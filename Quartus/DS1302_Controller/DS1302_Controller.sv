==> flow/design.v <==
module DS1302_Controller (clk1, rstn, rd_btn, wr_btn, hr, min, sec, time_out, CE, SCLK, IO);
	localparam BURST_RD_ADDR = 8'hBF;
	localparam BURST_WR_ADDR = 8'hBE;
	localparam WR_CTRL_REG_ADDR = 8'h8E;
	localparam WR_SEC_REG_ADDR = 8'h80;
	input logic clk1, rstn, rd_btn, wr_btn;
	input logic [7:0] hr, min, sec;  
	output logic CE, SCLK;
	output logic [63:0] time_out;
	inout logic IO;  
	logic prev_rd_btn, prev_wr_btn;
	logic io_dir, io;  
	logic CH_init, WP_init;  
	logic [3:0] state;
	logic [6:0] count;  
	logic [7:0] addr;
	logic [63:0] burst_data;
	typedef enum {IDLE, WR_ADDR_PREP, WR_ADDR, CNT_RST, WR_BURST_PREP, WR_BURST, WR_SINGLE_PREP, WR_SINGLE, RD_BURST, STO_BURST, TERMINATE} States;
	assign burst_data = {8'b0, 8'b0, 8'b0, 8'b0, 8'b0, hr, min, sec};
	assign IO = io_dir ? io : 1'bz;  
	always_ff @(posedge clk1) begin
		if (rd_btn) prev_rd_btn <= 1;
		else if (prev_rd_btn) begin
			prev_rd_btn <= 0;
		end
	end  
	always_ff @(posedge clk1) begin
		if (wr_btn) prev_wr_btn <= 1;
		else if (prev_wr_btn) begin
			prev_wr_btn <= 0;
		end
	end  
	always_ff @(posedge clk1) begin
		if (!rstn) begin
			count <= 0;
			state <= IDLE;
			CE <= 0;
			SCLK <= 0;
			io_dir <= 1;
			io <= 0;
			time_out <= 64'd0;
			WP_init <= 0;
			CH_init <= 0;
		end  
		else begin
			case (state)
				IDLE:
					begin
						CE <= 0;
						SCLK <= 0;
						count <= 0;
						io_dir <= 1;
						if (!WP_init) begin
							addr <= WR_CTRL_REG_ADDR;
							state <= WR_ADDR_PREP;
						end  
						else if (!CH_init) begin
							addr <= WR_SEC_REG_ADDR;
							state <= WR_ADDR_PREP;
						end  
						else if (!wr_btn && prev_wr_btn) begin
							addr <= BURST_WR_ADDR;
							state <= WR_ADDR_PREP;
						end  
						else if (!rd_btn && prev_rd_btn) begin
							addr <= BURST_RD_ADDR;
							state <= WR_ADDR_PREP;
						end  
						else state <= IDLE;
					end  
				WR_ADDR_PREP:  
					begin
						CE <= 1;  
						SCLK <= 0;
						io_dir <= 1;
						io <= addr[count];
						state <= WR_ADDR;
					end  
				WR_ADDR:  
					begin
						SCLK <= 1;
						count <= count + 7'd1;
						if (count == 7'd7) state <= CNT_RST;  
						else state <= WR_ADDR_PREP;  
					end  
				CNT_RST:  
					begin
						count <= 0;
						if (addr == WR_CTRL_REG_ADDR) state <= WR_SINGLE_PREP;
						else if (addr == WR_SEC_REG_ADDR) state <= WR_SINGLE_PREP;
						else if (addr == BURST_RD_ADDR) begin
							state <= RD_BURST;
							io_dir <= 0;
						end  
						else if (addr == BURST_WR_ADDR) state <= WR_BURST_PREP;
						else state <= IDLE;
					end  
				WR_SINGLE_PREP:  
					begin
						SCLK <= 0;
						io <= 0;
						state <= WR_SINGLE;
					end  
				WR_SINGLE:  
					begin
						SCLK <= 1;
						count <= count + 7'd1;
						if (count == 7'd7) state <= TERMINATE;  
						else state <= WR_SINGLE_PREP;  
					end  
				WR_BURST_PREP:  
					begin
						SCLK <= 0;
						io <= burst_data[count];
						state <= WR_BURST;
					end  
				WR_BURST:  
					begin
						SCLK <= 1;
						count <= count + 7'd1;
						if (count == 7'd63) state <= TERMINATE;  
						else state <= WR_BURST_PREP;  
					end  
				RD_BURST:  
					begin
						SCLK <= 0;
						state <= STO_BURST;
					end  
				STO_BURST:  
					begin
						SCLK <= 1;
						time_out[count] <= IO;
						count <= count + 7'd1;
						if (count == 7'd63) state <= TERMINATE;  
						else state <= RD_BURST;  
					end  
				TERMINATE:  
					begin
						CE <= 0;
						SCLK <= 0;
						count <= 0;
						if (addr == WR_CTRL_REG_ADDR) WP_init <= 1;
						if (addr == WR_SEC_REG_ADDR) CH_init <= 1;
						state <= IDLE;
					end  
			endcase
		end  
	end  
endmodule 
# From RTL to reports: DS1302_Controller
# Tool output for the design above, in the order of the flow.
# Lines are those of the file above, counted from 1.
# Operators: Yosys type, input widths -> output width; for muxes data width and select width s.
# Library cell names are shortened.
setup:
  design: "DS1302_Controller"
  clk_port: "clk1"
  library: "sky130hd"
  corner: "tt_025C_1v80"

# After elaboration
# Yosys after proc, flatten, opt, wreduce and memory -nomap, before mapping. Memory bits, and registers merged into a memory's read port (data or address), are not among the register bits. Print and check cells are not counted. Equal cells are merged and count once.
bits:
  ff_bits: 89
  inputBits: 28
  out_inout_bits: 67
  wordCells: 92
classes:
  n_addsub: 2
  equal: 19
  shift: 4
  muxes: 25
  logic: 5
  reduce_logical: 23
op_table:
  columns: ["op", "n"]
  rows:
  - ["$shift 1x8->64", 1]
  - ["$shift 1x8->64 const A", 1]
  - ["$and 64x64->64", 1]
  - ["$or 64x64->64", 1]
  - ["$shiftx 64x7->1", 1]
  - ["$not 64->64", 1]
  - ["$pmux 4 s11", 1]
  - ["$mux 4", 6]
  - ["$eq 4x3->1 const B", 4]
  - ["$pmux 7 s2", 1]
  - ["$eq 4x4->1 const B", 3]
  - ["$eq 6x6->1 const B", 2]
  - ["$mux 6", 2]
  - ["$reduce_bool 11->1", 1]
  - ["$reduce_bool 2->1", 4]
  - ["$eq 4x2->1 const B", 2]
  - ["$neg 7->8", 1]
  - ["$shiftx 8x7->1", 1]
  - ["$mux 1", 8]
  - ["$add 7x1->7 const B", 1]
  - ["$eq 7x3->1 const B", 1]
  - ["$eq 7x6->1 const B", 1]
  - ["$ne 2x2->1 const B", 3]
  - ["$reduce_and 2->1", 3]
  - ["$reduce_or 3->1", 2]
  - ["$eq 6x4->1 const B", 1]
  - ["$logic_not 6->1", 1]
  - ["$reduce_or 6->1", 1]
# Other operator kinds: 15; their cells: 22.

# Logic depth
# Yosys ltp: most cells in a row. Word level: on the elaborated netlist, between registers, memories and ports. Mapped: between sequential cells and ports; inverters and the memories' decode and read muxes count.
logic_depth:
  depth_word: 7
  ABC_AREA: 0
  mapped_depth: 11
  mapped_depth_nobuf: 7

# Mapped cells and area
# Source: synth_stat.txt of the flow (Yosys; design flattened, memories mapped). It holds for the ABC_AREA given above (unset counts as 0); a run with the other value may have another netlist.
# The area totals of this step are shown rounded.
synth_totals:
  cells: 448
  synth_area_um2: 4197
  ff_cells: 92
  buffers: 34
by_type:
  columns: ["type", "n", "type_area_um2"]
  rows:
  - ["dfxtp_1", 89, 1.78E+03]
  - ["o311ai_1", 37, 324.061]
  - ["o21ai_1", 37, 185.178]
  - ["nand2_1", 49, 183.926]
  - ["mux2i_1", 18, 180.173]
  - ["buf_6", 8, 90.086]
  - ["edfxtp_1", 3, 90.086]
  - ["mux4_2", 4, 90.086]
  - ["nor2_1", 23, 86.333]
  - ["clkbuf_1", 20, 75.072]
  - ["ha_1", 5, 62.56]
  - ["nor3_2", 6, 60.058]
  - ["nor3_1", 11, 55.053]
  - ["xnor2_1", 6, 52.55]
  - ["inv_1", 12, 45.043]
  - ["o211ai_1", 6, 45.043]
  - ["o21ai_0", 9, 45.043]
  - ["and2_1", 7, 43.792]
# Other cell types: 36; their cells: 98.

# Timing after synthesis
# Path of least setup slack by OpenSTA after synthesis, without wires, with an ideal clock, recovery checks aside; 20% of the period is set as input and as output delay. Where synthesis merged equal registers, the netlist keeps one of their names.
synth_timing:
  path_kind: "register -> register"
  startpoint: "reg count[0]"
  endpoint: "reg time_out[46]"
  period_ns: 3.03
  setup_time_ns: 0.127
  launch_ns: 0.000
  arrival_time_ns: 2.516
  required_time_ns: 2.903
  path_slack_ns: 0.387
  path_delay_ns: 2.643
  driving_pins: 11
  synth_period_reached_ns: 2.643
# "path_delay_ns" = arrival - input delay + setup time.
# "driving_pins" counts driving pins, that of a launching flip-flop among them; a cell with two outputs on the path counts twice.
# "synth_period_reached_ns" is the clock period less the worst setup slack; recovery checks do not enter. This is arithmetic on one report: input and output delays are still those of the set period (20% each).
# The rows between start and end are the longest chain of elaborated cells between them; the timing report does not say that the signal goes this way. Where chains are equally long, one stands for them.
# A line is the first line of the expression or statement that the cell stems from. Yosys adds cells for indexed reads and writes and turns some case tables into memories.
# At most two assigning lines are given for a register; there are more.
synth_via:
  path_cell_list: "dfxtp_1 > buf_1 > inv_1 > ha_1 > nor2b_1 > a211o_1 > a2bb2o_1 > buf_2 > buf_6 > o311ai_1 > o21ai_1"
  elab_chain_len: 5
  cone_cells: 6
  lines_between: 1
  classes_between: "add/sub: 1; shift: 2; logic: 3"
synth_rtl:
  columns: ["item", "line", "text"]
  rows:
  - ["from (decl)", 15, "logic [6:0] count;"]
  - ["from (assign)", 82, "count <= count + 7'd1;"]
  - ["from (assign)", 107, "count <= count + 7'd1;"]
  - ["$neg 7->8", 132, "time_out[count] <= IO;"]
  - ["$shift 1x8->64", 132, null]
  - ["$not 64->64", 132, null]
  - ["$and 64x64->64", 132, null]
  - ["$or 64x64->64", 132, null]
  - ["to (assign)", 41, "time_out <= 64'd0;"]
  - ["to (assign)", 132, null]
  - ["to (decl)", 9, "output logic [63:0] time_out;"]

# Timing after layout
# From the final timing report of entry B: the path of least setup slack in the routed layout; clock arrival at registers is part of the times.
layout_timing:
  path_kind: "register -> register"
  startpoint: "reg count[4]"
  endpoint: "reg time_out[5]"
  period_ns: 2.91
  setup_time_ns: 0.07
  launch_ns: 0.36
  arrival_time_ns: 2.72
  required_time_ns: 3.19
  path_slack_ns: 0.47
  driving_pins: 7
# The rows between start and end are the longest chain of elaborated cells between them; the timing report does not say that the signal goes this way. Where chains are equally long, one stands for them.
# At most two assigning lines are given for a register; there are more.
layout_via:
  path_cell_list: "dfxtp_1 > nor3_2 > nand4_1 > a211o_1 > buf_4 > or2_1 > o22ai_1"
  elab_chain_len: 5
  cone_cells: 6
  lines_between: 1
  classes_between: "add/sub: 1; shift: 2; logic: 3"
layout_rtl:
  columns: ["item", "line", "text"]
  rows:
  - ["from (decl)", 15, "logic [6:0] count;"]
  - ["from (assign)", 82, "count <= count + 7'd1;"]
  - ["from (assign)", 107, "count <= count + 7'd1;"]
  - ["$neg 7->8", 132, "time_out[count] <= IO;"]
  - ["$shift 1x8->64", 132, null]
  - ["$not 64->64", 132, null]
  - ["$and 64x64->64", 132, null]
  - ["$or 64x64->64", 132, null]
  - ["to (assign)", 41, "time_out <= 64'd0;"]
  - ["to (assign)", 132, null]
  - ["to (decl)", 9, "output logic [63:0] time_out;"]

# Flow measurements of DS1302_Controller on sky130hd: 2 stored runs with different settings, listed in no order. Input and output delays are each 20% of the period that was set; the output load is 0.01 pF.
# "period_reached_ns" means the clock period less the worst setup slack. The figure is calculated, with input and output delays left at 20% of the set period.
# "worst_path_allowed_less_slack_ns" means the part of the period allowed to the worst setup path (the constraints hold back 20% at inputs and 20% at outputs) less its slack; where the path has registers, the arrival times of their clocks count too.
# "totalPower_uw": no workload was simulated; the value follows from the tool's default switching activity.
# The measured numbers are rounded.
runs:
  - name: "entry A"
    settings:
      period_ns: 3.23
      CORE_UTILIZATION: 51
      SETUP_SLACK_MARGIN: 0.81
      PLACE_DENSITY_LB_ADDON: 0.14
      CORE_MARGIN: 7
      CELL_PAD_IN_SITES_GLOBAL_PLACEMENT: 2
      GPL_ROUTABILITY_DRIVEN: 1
      CTS_CLUSTER_SIZE: 80
      CTS_CLUSTER_DIAMETER: 392
      SLEW_MARGIN: 0
      MAX_ROUTING_LAYER: "met5"
      CAP_MARGIN: 20
    outcome: "stopped before the end: placement reported FLW-0024"
  - name: "entry B"
    settings:
      period_ns: 2.91
      SETUP_SLACK_MARGIN: 0.05
      CAP_MARGIN: 20
      CORE_MARGIN: 2
      CORE_UTILIZATION: 40
      SLEW_MARGIN: 20
    results:
      period_reached_ns: 2.441
      worst_path_allowed_less_slack_ns: 2.44
      worstPathKind: "register -> register"
      totalPower_uw: 2299
      holdWs_ns: 0.390
      setup_tns_ns: 0.000
      total_die_area_um2: 11330
      synthArea_um2: 4197
      setup_worst_slack_ns: 0.469
      layout_utilization_frac: 0.526
      final_stdcell_area_um2: 5410
