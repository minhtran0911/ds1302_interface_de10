==> flow/design.v <==
module Time_Setting (clk, rstn, ext_input, set, hr, min, sec, hr_en, min_en, sec_en);
	input logic clk, rstn, set;
	input logic [5:0] ext_input;
	output logic [4:0] hr;
	output logic [5:0] min, sec;
	output logic hr_en, min_en, sec_en;
	logic [1:0] state, next_state;
	logic prev_set;
	typedef enum {SET_HR, SET_MIN, SET_SEC, IDLE} States;
	always_ff @(posedge clk) begin
		if (!rstn) begin
			hr <= 5'd0;
			min <= 6'd0;
			sec <= 6'd0;
		end  
		else begin
			if (hr_en) begin
				if (ext_input > 5'd24) hr <= 5'd23;  
				else hr <= ext_input;
			end  
			else if (min_en) begin
				if (ext_input > 6'd59) min <= 6'd59;  
				else min <= ext_input;
			end  
			else if (sec_en) begin
				if (ext_input > 6'd59) sec <= 6'd59;  
				else sec <= ext_input;
			end  
		end
	end
	always_ff @(posedge clk) begin
		if (set) prev_set <= 1;
		else if (prev_set) prev_set <= 0;
	end
	always_ff @(posedge clk) begin
		if (!rstn) state <= IDLE;
		else state <= next_state;
	end
	always_comb begin
		case (state)
			SET_HR:
				begin
					if (!set && prev_set) next_state = SET_MIN;
					else next_state = SET_HR;
				end
			SET_MIN:
				begin
					if (!set && prev_set) next_state = SET_SEC;
					else next_state = SET_MIN;
				end
			SET_SEC:
				begin
					if (!set && prev_set) next_state = IDLE;
					else next_state = SET_SEC;
				end
			IDLE:
				begin
					if (!set && prev_set) next_state = SET_HR;
					else next_state = IDLE;
				end
			default:
				begin
					next_state = IDLE;
				end
		endcase
	end
	always_comb begin
		case (state)
			SET_HR:
				begin
					hr_en = 1;
					min_en = 0;
					sec_en = 0;
				end
			SET_MIN:
				begin
					hr_en = 0;
					min_en = 1;
					sec_en = 0;
				end
			SET_SEC:
				begin
					hr_en = 0;
					min_en = 0;
					sec_en = 1;
				end
			IDLE:
				begin
					hr_en = 0;
					min_en = 0;
					sec_en = 0;
				end
			default:
				begin
					hr_en = 0;
					min_en = 0;
					sec_en = 0;
				end
		endcase
	end
endmodule 
== From RTL to reports: Time_Setting ==
What the tools print for Time_Setting, step after step.
Lines are those of the file above, counted from 1.
Cell names lack the library's common part.
The mark - stands for no value.

* Design top: Time_Setting
* Clock: clk
* Library: sky130hd
* Corner: tt_025C_1v80

== Word level ==
Counts by Yosys on the flattened word-level netlist (proc, flatten, opt, wreduce; memories kept). Register bits leave out memories and registers merged into their read ports (data or address); mux counts leave out enables and synchronous resets folded into registers. Print and check cells are left out.

* Eq/ne operators: 3
* Muxes and demuxes: 10
* Bitwise operators: 2
* Reduce/logical cells: 8
* Magnitude comparators: 2

{| class="wikitable"
|+ Operator list
! cell !! number
|-
| OR reduction 3 bit || 3
|-
| case mux 2 bit (select 4 bit) || 1
|-
| greater-than comparator 6 x 5 -> 1 bit (second input constant) || 1
|-
| greater-than comparator 6 bit (second input constant) || 1
|-
| 2-to-1 mux 6 bit || 1
|-
| case mux 1 bit (select 2 bit) || 3
|-
| 2-to-1 mux 5 bit || 1
|-
| equality test 2 bit (second input constant) || 2
|-
| 2-to-1 mux 2 bit || 2
|-
| AND reduction 3 bit || 1
|-
| inverter 1 bit || 2
|-
| equality test 2 x 1 -> 1 bit (second input constant) || 1
|-
| zero test 2 bit || 1
|-
| AND reduction 2 bit || 1
|-
| 2-to-1 mux 1 bit || 2
|-
| logical AND 1 bit || 1
|-
| zero test 1 bit || 1
|}

* Bits of input ports: 9
* Register bits after elaboration: 20

== Longest topological paths ==
Longest topological path by Yosys (ltp), each cell counted once; first at word level (registers and memories cut), then after technology mapping (sequential cells cut; the memories' decode and read muxes count).

* Depth in word-level cells: 5
* ABC_AREA: 0
* Depth in mapped cells: 6

== After synthesis ==
Source: synth_stat.txt of the flow (Yosys; design flattened, memories mapped). It holds for the ABC_AREA given above (unset counts as 0); a run with the other value may have another netlist.

* Cells in the netlist: 94
* Flip-flops: 22
* Cell area after synthesis: 918.4 sq um

{| class="wikitable"
|+ Cells by type
! cell !! number !! area in all (sq um)
|-
| dfxtp_1 || 22 || 440.422
|-
| mux2i_1 || 8 || 80.077
|-
| nor4b_4 || 2 || 47.546
|-
| nor2b_1 || 7 || 43.792
|-
| nand2_1 || 10 || 37.536
|-
| a21oi_1 || 7 || 35.034
|-
| o21ai_0 || 7 || 35.034
|-
| a21boi_0 || 3 || 22.522
|-
| buf_12 || 1 || 20.019
|-
| nand3_1 || 4 || 20.019
|-
| a41oi_1 || 2 || 17.517
|-
| nor2_1 || 4 || 15.014
|-
| nor3_1 || 3 || 15.014
|-
| nor3b_2 || 1 || 12.512
|-
| or3_1 || 2 || 12.512
|-
| buf_6 || 1 || 11.261
|-
| clkbuf_1 || 3 || 11.261
|-
| nand4b_1 || 1 || 8.758
|}

Not listed: further types 6, cells in them 6.

== Worst setup path after synthesis ==
Source: OpenSTA report_checks on the synthesized netlist (no wires, ideal clock, input and output delay 20% of the period each), path of least setup slack; recovery checks are left aside. Register names are those of the netlist, which keeps one name where synthesis merged equal registers.

* Path type: register to output
* Start point: register state
* End point: output hr_en
* External output delay: 334 ps
* Time at the first pin: 0 ps
* Data arrival time: 982 ps
* Stages on the path: 5
* Period: 1,670 ps
* Setup slack: 354 ps
* Buffers on the path: 2
* Delay of the path: 982 ps
* Synthesis period reached: 1,316 ps

"delay of the path" = arrival - input delay + setup time.
At an output port there is no setup time.
"stages on the path": output pins that drive a net of the path, with the launching flip-flop's if there is one; two outputs of one cell count as two.
"synthesis period reached" is the clock period less the worst setup slack; recovery checks do not enter. This is arithmetic on one report: input and output delays are still those of the set period (20% each).
Where an end lacks its bit number, it is one bit of the signal, or one of the new flip-flops if synthesis recoded a state register.

* Path through: dfxtp_1 -> buf_6 -> or3_1 -> buf_2 -> inv_2

{| class="wikitable"
|+ Ends and longest elaborated chain, after synthesis
! what !! RTL line !! source
|-
| from (decl) || 7 || <nowiki>logic [1:0] state, next_state;</nowiki>
|-
| from (assign) || 36 || <nowiki>if (!rstn) state <= IDLE;</nowiki>
|-
| from (assign) || 37 || <nowiki>else state <= next_state;</nowiki>
|-
| to (decl) || 6 || <nowiki>output logic hr_en, min_en, sec_en;</nowiki>
|}

No chain of elaborated cells between the ends is given.

== Worst path after layout ==
Path of least setup slack in the final report of run 1 (OpenROAD, finished layout, wires in). Where an end is a register, its clock arrival counts in the times.
The report prints the path's times to 10 ps; the period is as set.

* Path type: register to output
* Start point: register state
* End point: output hr_en
* Setup slack: -170 ps
* Period: 1,300 ps
* Stages on the path: 4
* External output delay: 260 ps
* Buffers on the path: 1
* Data arrival time: 1,210 ps
* Time at the first pin: 300 ps

Where an end lacks its bit number, it is one bit of the signal, or one of the new flip-flops if synthesis recoded a state register.
The rows between start and end are the longest chain of elaborated cells between them; the timing report does not say that the signal goes this way. Where chains are equally long, one stands for them.
A line is the first line of the expression or statement that the cell stems from. Yosys adds cells for indexed reads and writes and turns some case tables into memories.

* Path through: dfxtp_2 -> or3_4 -> inv_2 -> buf_6
* Length of the longest elaborated chain: 3

{| class="wikitable"
|+ Ends and longest elaborated chain, post-layout
! what !! RTL line !! source
|-
| from (decl) || 7 || <nowiki>logic [1:0] state, next_state;</nowiki>
|-
| from (assign) || 36 || <nowiki>if (!rstn) state <= IDLE;</nowiki>
|-
| from (assign) || 37 || <nowiki>else state <= next_state;</nowiki>
|-
| equality test 2 bit || 68 || <nowiki>case (state)</nowiki>
|-
| OR reduction 3 bit || - ||
|-
| case mux 1 bit (select 2 bit) || 68 ||
|-
| to (decl) || 6 || <nowiki>output logic hr_en, min_en, sec_en;</nowiki>
|}

Lab notebook: Time_Setting

Below are 2 stored runs of the flow (Yosys, OpenROAD; platform sky130hd) on Time_Setting, each with its settings and what was measured, unordered. Constraints: input delay and output delay 20% of the set period each, output load 0.01 pF.
By "period achieved" is meant the clock period of the run minus its worst setup slack. This is arithmetic on one report: input and output delays are still those of the set period (20% each).
"time of the worst setup path" means the part of the period allowed to the worst setup path (the constraints hold back 20% at inputs and 20% at outputs) less its slack; where the path has registers, the arrival times of their clocks count too.
"time of the worst setup path" is given in steps of 10 ps.

=== Run 1 ===
{| class="wikitable"
! Setting !! Value
|-
| period_ns || 1.3
|-
| CORE_UTILIZATION || 39
|-
| PLACE_DENSITY_LB_ADDON || 0.11
|-
| CORE_ASPECT_RATIO || 1.06
|-
| TNS_END_PERCENT || 70
|-
| CAP_MARGIN || 40
|-
| CORE_MARGIN || 2
|-
| SLEW_MARGIN || 20
|-
! Result !! Value
|-
| Period achieved || 1,470 ps
|-
| Lowest setup slack || -170 ps
|-
| Area of the standard cells in the finished layout || 1,408.8 sq um
|-
| Post-layout utilization || 0.619
|-
| Lowest hold slack || 445 ps
|-
| Setup total negative slack || -272 ps
|-
| Area inside the die boundary || 2,759.2 sq um
|-
| Synthesis area || 918.4 sq um
|-
| Time of the worst setup path || 1,210 ps
|-
| Kind of the worst setup path || register to output
|}

=== Run 2 ===
{| class="wikitable"
! Setting !! Value
|-
| period_ns || 0.898
|-
| CORE_UTILIZATION || 72
|-
| SETUP_SLACK_MARGIN || 0.08
|-
| HOLD_SLACK_MARGIN || 0.18
|-
| CORE_ASPECT_RATIO || 0.9
|-
| CELL_PAD_IN_SITES_GLOBAL_PLACEMENT || 2
|-
| CELL_PAD_IN_SITES_DETAIL_PLACEMENT || 1
|-
| CTS_CLUSTER_SIZE || 11
|-
| SLEW_MARGIN || 5
|-
| CAP_MARGIN || 20
|-
| CORE_MARGIN || 2
|}
Unfinished; error GPL-0301 in placement.
